==> flow/design.v <==
module pwm_hw(
input clk,      			 
input reset,  			     
input red,                   
input green,                 
input blue,                  
output [31:0] Red_High_HW,   
output [31:0] Red_Low_HW,    
output [31:0] Green_High_HW, 
output [31:0] Green_Low_HW,  
output [31:0] Blue_High_HW,  
output [31:0] Blue_Low_HW    
             );
HW_PWM Red(.clk(clk),.reset(reset),.Colour_input(red),.High_Count(Red_High_HW),.Low_Count(Red_Low_HW));           
HW_PWM Green(.clk(clk),.reset(reset),.Colour_input(green),.High_Count(Green_High_HW), .Low_Count(Green_Low_HW));  
HW_PWM Blue(.clk(clk),.reset(reset),.Colour_input(blue),.High_Count(Blue_High_HW), .Low_Count(Blue_Low_HW));      
endmodule
module HW_PWM(
input clk,                     
input reset,                   
input Colour_input,            
output reg [31:0] High_Count,  
output reg [31:0] Low_Count    
            );
reg PrevPwm=0;                 
reg [31:0]Count=0;             
always@(posedge clk)
begin
if (!reset)                    
    begin
	Count<=32'b0;
	High_Count<=32'b0;
	Low_Count<=32'b0;          
	PrevPwm<=1'b0;
	end
else if(Colour_input==1)       
   begin
	if(PrevPwm!=Colour_input)  
		begin
 		Low_Count<=Count;      
		PrevPwm<=1'b1;         
		Count<=32'b0;          
		end
	else
		begin                  
		Count<=Count+1'b1;     
		end
  end
else if(Colour_input==0)       
	begin
	if(PrevPwm!=Colour_input)  
		begin
		High_Count<=Count;     
		PrevPwm<=Colour_input; 
		Count<=32'b0;          
		end
else
     begin                     
     Count<=Count+1'b1;        
     end     
end
end			
endmodule			
* Tool chain data of pwm_hw
What the tools print for pwm_hw, step after step.
Lines are those of the file above, counted from 1.
Operators carry their Yosys type and port widths (W data, S select, Z words).
Cell names lack the library's common part.
Not given: -
- Design top :: pwm_hw
- Clock input :: clk
- Cell library :: sky130hd
- Timing corner :: tt_025C_1v80

* Word level
Yosys after proc, flatten, opt, wreduce and memory -nomap, before mapping. Memory bits, and registers merged into a memory's read port (data or address), are not among the register bits. Print and check cells are not counted. Equal cells are merged and count once.
- Output and inout port bits :: 192
- Flip-flop bits (word level) :: 291
- Input bits :: 5
- Word-level cells :: 40
- Add/sub/neg operators :: 3
- Equal/unequal tests :: 3
- Reductions and logical operators :: 9
- Bitwise operators :: 4
- Mux-type cells :: 9
** Operators by type and width (number)
- $add A32 B1 Y32 const B :: 3
- $reduce_and A2 Y1 :: 6
- $mux W1 :: 9
- $reduce_or A2 Y1 :: 3
- $not A1 Y1 :: 4
- $ne A1 B1 Y1 :: 3

* Longest topological paths
Yosys ltp: most cells in a row. Word level: on the elaborated netlist, between registers, memories and ports. Mapped: between sequential cells and ports; inverters and the memories' decode and read muxes count.
- Depth after elaboration :: 3
- ABC_AREA :: 0
- Depth in mapped cells :: 7
- Mapped depth without buffers :: 6

* Netlist
Yosys stat after the flow's synthesis: flattened, memories mapped to cells. It holds for the ABC_AREA given above (unset counts as 0); a run with the other value may have another netlist.
Totals and module areas in this step are rounded.
** Cells by type
- dfxtp_1 :: number 291, total area 5.83E+03 µm²
- mux2i_1 :: number 202, total area 2.02E+03 µm²
- nor2b_1 :: number 195, total area 1219.92 µm²
- a21oi_1 :: number 42, total area 210.202 µm²
- clkbuf_1 :: number 55, total area 206.448 µm²
- or4_1 :: number 27, total area 202.694 µm²
- o31ai_1 :: number 25, total area 187.68 µm²
- xnor2_1 :: number 19, total area 166.41 µm²
- nor2_1 :: number 44, total area 165.158 µm²
- nand4_1 :: number 25, total area 156.4 µm²
- nand2_1 :: number 41, total area 153.898 µm²
- nand3_1 :: number 30, total area 150.144 µm²
- xor2_1 :: number 15, total area 131.376 µm²
- ha_1 :: number 9, total area 112.608 µm²
- or3_1 :: number 16, total area 100.096 µm²
- and4_1 :: number 11, total area 96.342 µm²
- o21ai_0 :: number 17, total area 85.082 µm²
- inv_1 :: number 22, total area 82.579 µm²
Not listed: further types 23, cells in them 90.
- Standard cells after synthesis :: 1176
- Mapped flip-flops :: 291
- Buffers :: 85
- Mapped area :: 11850 µm²
- Sequential area :: 5826 µm²
By module: a second synthesis without flattening, with its own total; a netlist apart from the flattened one above.
- Cell total of the unflattened synthesis :: 1182
- Area (unflattened synthesis) :: 11920 µm²
Each row is one instance without its submodules.
** By module
- HW_PWM :: cells 394, seq. area 1942 µm², times used 3, area 3974 µm²
- pwm_hw :: cells 0, seq. area 0.0 µm², times used 1, area 0.0 µm²

* Worst setup path after synthesis
Source: OpenSTA report_checks on the synthesized netlist (no wires, ideal clock, input and output delay 20% of the period each), path of least setup slack; recovery checks are left aside. Register names are those of the netlist, which keeps one name where synthesis merged equal registers.
- Path type :: input port to flip-flop
- From :: in red
- To :: reg Red.Count[21]
- Input delay :: 0.746 ns
- Arrival time :: 1.993 ns
- Delay of the path :: 1.348 ns
- Data required time :: 3.629 ns
- Library setup time :: 0.101 ns
- Driving pins on the path :: 7
- Launch time at the first pin :: 0.746 ns
- Path buffers :: 2
- Period :: 3.73 ns
- Path slack :: 1.636 ns
- Period reached after synthesis :: 2.094 ns
"delay of the path" = arrival - input delay + setup time.
"driving pins on the path" counts driving pins, that of a launching flip-flop among them; a cell with two outputs on the path counts twice.
"period reached after synthesis" = period - worst setup slack (recovery checks aside). The figure is calculated, with input and output delays left at 20% of the set period.
Between the ends stands the longest chain of elaborated cells between them, by number of cells; it is not shown to be the way that was timed. Of several equally long chains one is given.
Each line given opens the expression or statement behind the cell; cells for indexed reads and writes are added by Yosys, which also makes memories of some case tables.
A register here has more assigning lines than the two given.
- Path through :: inv_1 ha_1 and2_1 clkbuf_1 clkbuf_1 o311ai_0 o41ai_1
- Length of the longest elaborated chain :: 2
- Elaborated cells between the ends (all ways) :: 2
- Those cells by class :: eq/ne (1); reduce/logical (1)
** Ends and longest elaborated chain, after synthesis
- start, declared :: RTL line 4 : input red,
- $ne A1 B1 Y1 :: RTL line 38 : if(PrevPwm!=Colour_input)
- $reduce_or A2 Y1
- end, assigned :: RTL line 46 : Count<=Count+1'b1;
- end, assigned :: RTL line 59 : Count<=Count+1'b1;
- end, declared :: RTL line 26 : reg [31:0]Count=0;

* Path in the finished layout
Path of least setup slack in the final report of run 1 (OpenROAD, finished layout, wires in). Where an end is a register, its clock arrival counts in the times.
- Path type :: flip-flop to flip-flop
- From :: reg Blue.Count[9]
- To :: reg Blue.Count[25]
- Data required time :: 3.05 ns
- Path slack :: 0.33 ns
- Driving pins on the path :: 5
- Library setup time :: 0.07 ns
- Path buffers :: 0
- Launch time at the first pin :: 0.53 ns
- Arrival time :: 2.72 ns
- Period :: 2.58 ns
Between the ends stands the longest chain of elaborated cells between them, by number of cells; it is not shown to be the way that was timed. Of several equally long chains one is given.
A register here has more assigning lines than the two given.
- Path through :: dfxtp_1 nand4_1 or4_1 or4_1 a21oi_1
- Length of the longest elaborated chain :: 1
- Elaborated cells between the ends (all ways) :: 1
- Those cells by class :: add/sub (1)
** Ends and longest elaborated chain, after layout
- start, declared :: RTL line 26 : reg [31:0]Count=0;
- start, assigned :: RTL line 46 : Count<=Count+1'b1;
- start, assigned :: RTL line 59 : Count<=Count+1'b1;
- $add A32 B1 Y32 :: RTL line 46
- end, assigned :: RTL line 46
- end, assigned :: RTL line 59
- end, declared :: RTL line 26

Design pwm_hw on sky130hd. What follows are 2 stored runs of the flow, each under its own settings; their order means nothing. The constraints put input and output delay at 20% of the set period each and load the outputs with 0.01 pF.
"achieved clock period" = clock period - worst setup slack. The figure is calculated, with input and output delays left at 20% of the set period.
"time used up by the worst setup path" is the time allowed to the run's worst setup path (the clock period less input and output delay, where it has them) less its slack. Clock arrival times count: a late capture clock shortens it, a late launch clock lengthens it.
Measured values are rounded.

* Run 1
** Files
==> flow/run.sh <==
#!/bin/bash
# the make line also repeats the synthesis and layout settings of config.mk as NAME=value (left out here)
make -C /OpenROAD-flow-scripts/flow DESIGN_CONFIG=/design/flow/config.mk WORK_HOME=/design/flow/orfs CLKGATE_MAP_FILE= finish
==> flow/config.mk <==
export PLATFORM = sky130hd
export DESIGN_NAME = pwm_hw
export DESIGN_NICKNAME = pwm_hw
export VERILOG_FILES = /design/flow/design.v
export SDC_FILE = /design/flow/constraint.sdc
export NUM_CORES = 4
export LEC_CHECK = 0
export CAP_MARGIN = 20
export CORE_MARGIN = 2
export CORE_UTILIZATION = 65
export SLEW_MARGIN = 20
==> flow/constraint.sdc <==
create_clock -name core_clock -period 2.58 [get_ports {clk}]
set_input_delay 0.5160 -clock core_clock [delete_from_list [all_inputs] [get_ports {clk}]]
set_output_delay 0.5160 -clock core_clock [all_outputs]
set_load 0.01 [all_outputs]
** Results
- Mapped cell area after synthesis :: 11850 µm²
- Die footprint :: 19320 µm²
- Utilization after layout :: 83.5 %
- Smallest setup slack :: 0.333 ns
- Total negative slack :: 0.000 ns
- Smallest hold slack :: 0.431 ns
- Achieved clock period :: 2.247 ns
- Time used up by the worst setup path :: 2.25 ns
- Critical path kind :: flip-flop to flip-flop

* Run 2
** Files
==> flow/run.sh <==
#!/bin/bash
# the make line also repeats the synthesis and layout settings of config.mk as NAME=value (left out here)
make -C /OpenROAD-flow-scripts/flow DESIGN_CONFIG=/design/flow/config.mk WORK_HOME=/design/flow/orfs CLKGATE_MAP_FILE= finish
==> flow/config.mk <==
export PLATFORM = sky130hd
export DESIGN_NAME = pwm_hw
export DESIGN_NICKNAME = pwm_hw
export VERILOG_FILES = /design/flow/design.v
export SDC_FILE = /design/flow/constraint.sdc
export NUM_CORES = 4
export LEC_CHECK = 0
export ABC_AREA = 0
export CAP_MARGIN = 40
export CELL_PAD_IN_SITES_GLOBAL_PLACEMENT = 3
export CORE_MARGIN = 2
export CORE_UTILIZATION = 46
export CTS_CLUSTER_DIAMETER = 284
export CTS_CLUSTER_SIZE = 93
export GPL_TIMING_DRIVEN = 0
export PLACE_DENSITY_LB_ADDON = 0.09
export SETUP_SLACK_MARGIN = 0.44
export SLEW_MARGIN = 10
==> flow/constraint.sdc <==
create_clock -name core_clock -period 4.61 [get_ports {clk}]
set_input_delay 0.9220 -clock core_clock [delete_from_list [all_inputs] [get_ports {clk}]]
set_output_delay 0.9220 -clock core_clock [all_outputs]
set_load 0.01 [all_outputs]
** Results
Did not finish, placement stopped with FLW-0024.
